==> flow/design.v <==
module sram_64x10b #(        
    parameter WordNum  = 350,  
    parameter BitWidth = 1  
)(
    input                     clk,    
    input                     csb,    
    input                     wsb,    
    input      [9:0]          waddr,  
    input      [BitWidth-1:0] wdata,  
    input      [9:0]          raddr,  
    output reg [BitWidth-1:0] rdata   
);
reg [BitWidth-1:0] mem [0:WordNum-1];
always @(posedge clk) 
begin
    if(~csb && ~wsb)
        mem[waddr] <= wdata;
end
always @(posedge clk) begin
    if(~csb)
        #(1) rdata <= mem[raddr];
end
task load_param(
    input integer        index,
    input [BitWidth-1:0] param_input
);
    mem[index] = param_input;
endtask
endmodule
Tool chain data of sram_64x10b --
What the tools print for sram_64x10b, step after step. Lines are those of the file above, counted from 1. Cell names lack the library's common part. A cell with n/a has no value.
Inputs: top sram_64x10b, clock clk, standard-cell library sky130hd, library corner tt_025C_1v80

Word-level counts --
Source: Yosys, flattened and elaborated, memories not mapped. Widths are those after wreduce; folded enables and synchronous resets count as part of the registers. Registers that Yosys merges into a memory's read port (data or address) are not register bits. Print and check cells do not count. Equal cells are merged and count once. Yosys's memory passes give these memory sizes; they may raise the number of words (mostly to a power of two), join words into wider ones and drop unused or constant bits.
Cells by class: add/sub/neg operators 0, multiply operators 0, divide/modulo/power cells 0, $lt $le $gt $ge 0, eq/ne operators 0, shift-type cells 0, multiplexer cells 3, bitwise gates (word level) 2, reductions and logical operators 2
Operators by type and width (number):
- 9-bit two-way mux | 1
- 1-bit NOT | 2
- 1-bit two-way mux | 2
- 1-bit logical AND | 1
- 1-bit logical NOT | 1
Bit counts: register bits after elaboration 0, latch bits 0, bits in writable memories 350, ROM bits 0, word width x clocked read ports 1, memory cells 1, output and inout bits 1
Memory list:
- mem | depth 350, width 1, rd ports 1, wr ports 1, RTL line 13 | reg [BitWidth-1:0] mem [0:WordNum-1];

Logic depth --
Yosys ltp: most cells in a row. Word level: on the elaborated netlist, between registers, memories and ports. Mapped: between sequential cells and ports; inverters and the memories' decode and read muxes count.
Logic depth: depth after elaboration 3, ABC_AREA 0, depth in mapped cells 11, depth with buffers taken out 7

Synthesis result --
Source: synth_stat.txt of the flow (Yosys; design flattened, memories mapped). It holds for the ABC_AREA given above (unset counts as 0); a run with the other value may have another netlist. Totals and module areas in this step are rounded.
Mapped netlist: standard cells after synthesis 1085, chip area (Yosys) 15400 µm², sequential part of the area 10500 µm², mapped flip-flops 351, buffers 87
Cells by type:
- edfxtp_1 | number 351, total area 1.05E+04 µm²
- mux4_2 | number 71, total area 1.6E+03 µm²
- nor2_1 | number 357, total area 1.34E+03 µm²
- mux2i_1 | number 39, total area 390.374 µm²
- clkbuf_1 | number 62, total area 232.723 µm²
- nand2_1 | number 46, total area 172.666 µm²
- o22ai_1 | number 14, total area 87.584 µm²
- nand3_1 | number 15, total area 75.072 µm²
- mux2_2 | number 6, total area 67.565 µm²
- nor2b_1 | number 10, total area 62.56 µm²
- nor3_1 | number 12, total area 60.058 µm²
- buf_6 | number 5, total area 56.304 µm²
- a211oi_1 | number 7, total area 52.55 µm²
- buf_4 | number 7, total area 52.55 µm²
- buf_2 | number 10, total area 50.048 µm²
- nand4_1 | number 7, total area 43.792 µm²
- o221ai_1 | number 5, total area 43.792 µm²
- a21oi_1 | number 7, total area 35.034 µm²
Not listed: further types 26, cells in them 54.

Timing after synthesis --
Path of least setup slack by OpenSTA after synthesis, without wires, with an ideal clock, recovery checks aside; 20% of the period is set as input and as output delay. Where synthesis merged equal registers, the netlist keeps one of their names.
Timing after synthesis: kind input port to flip-flop, from in raddr[0], to reg rdata, clock period 3080 ps, library setup time 262 ps, arrival time 2484 ps, required time 2818 ps, setup slack 333 ps, delay of the path 2130 ps, driving pins on the path 9, period reached after synthesis 2747 ps
"delay of the path" is the arrival time less input delay plus setup time. "driving pins on the path" counts driving pins, that of a launching flip-flop among them; a cell with two outputs on the path counts twice. "period reached after synthesis" = period - worst setup slack (recovery checks aside). The figure is calculated, with input and output delays left at 20% of the set period.
On the way, after synthesis: cell sequence buf_4 > buf_8 > buf_4 > mux4_2 > mux4_2 > mux2i_1 > a21oi_1 > o211ai_2 > o41ai_1
Ends and longest elaborated chain, after synthesis:
- start: declaration | RTL line 10 | input      [9:0]          raddr,
- end: declaration | RTL line 11 | output reg [BitWidth-1:0] rdata
No chain of elaborated cells between the ends is given.

Timing after layout --
From the final timing report of stored run 1: the path of least setup slack in the routed layout; clock arrival at registers is part of the times. The path's times are printed in steps of 10 ps; the period is the one set.
Timing after layout: kind input port to flip-flop, from in raddr[4], to reg rdata, clock period 3660 ps, library setup time 260 ps, arrival time 3720 ps, required time 3920 ps, setup slack 200 ps, driving pins on the path 9
On the way, after layout: cell sequence clkdlybuf4s50_1 > clkbuf_1 > nand2_1 > o22ai_1 > a211oi_1 > nor4_1 > o21ai_0 > o21ai_0 > o41ai_1
Ends and longest elaborated chain, after layout:
- start: declaration | RTL line 10 | input      [9:0]          raddr,
- end: declaration | RTL line 11 | output reg [BitWidth-1:0] rdata
No chain of elaborated cells between the ends is given.

Stored flow runs of sram_64x10b (2 of them; Yosys, OpenROAD, sky130hd). They differ in their settings and are not a sequence. Constraints: input delay and output delay 20% of the set period each, output load 0.01 pF.
"achieved period" means the clock period less the worst setup slack. The figure is calculated, with input and output delays left at 20% of the set period.
By "time on the worst setup path" is meant the share of the clock period that the worst setup path is allowed (20% is reserved at inputs, 20% at outputs), minus its slack. Clock arrival times at its registers enter into it.
"total power after layout": no workload was simulated; the value follows from the tool's default switching activity.
"time on the worst setup path" is given in steps of 10 ps.
Values from the reports are rounded here.

* Stored run 1 | settings: period_ns 3.66; CORE_UTILIZATION 46; PLACE_DENSITY 0.44; CORE_MARGIN 10; CELL_PAD_IN_SITES_GLOBAL_PLACEMENT 3; GPL_TIMING_DRIVEN 0; CTS_CLUSTER_SIZE 98; CAP_MARGIN 0; SLEW_MARGIN 20 | results: utilization after layout 52.9%; standard-cell area after layout 17,300 µm²; die footprint 41,100 µm²; setup total negative slack 0 ps; time on the worst setup path 2,730 ps; kind of the worst setup path input port to flip-flop; worst hold slack in the final report 676 ps; cell area after synthesis 15,400 µm²; setup slack of the worst path 196 ps; achieved period 3,464 ps; total power after layout 0.00858 W
* Stored run 2 | settings: period_ns 2.22; CORE_UTILIZATION 38; SETUP_SLACK_MARGIN 0.32; PLACE_DENSITY_LB_ADDON 0.17; CELL_PAD_IN_SITES_DETAIL_PLACEMENT 0; CAP_MARGIN 10; SLEW_MARGIN 0; MIN_ROUTING_LAYER met1; CORE_MARGIN 2 | results: utilization after layout 47.2%; standard-cell area after layout 18,800 µm²; die footprint 42,100 µm²; setup total negative slack -132 ps; time on the worst setup path 2,350 ps; kind of the worst setup path flip-flop to flip-flop; worst hold slack in the final report 432 ps; cell area after synthesis 15,400 µm²; setup slack of the worst path -132 ps; achieved period 2,352 ps; total power after layout 0.0146 W
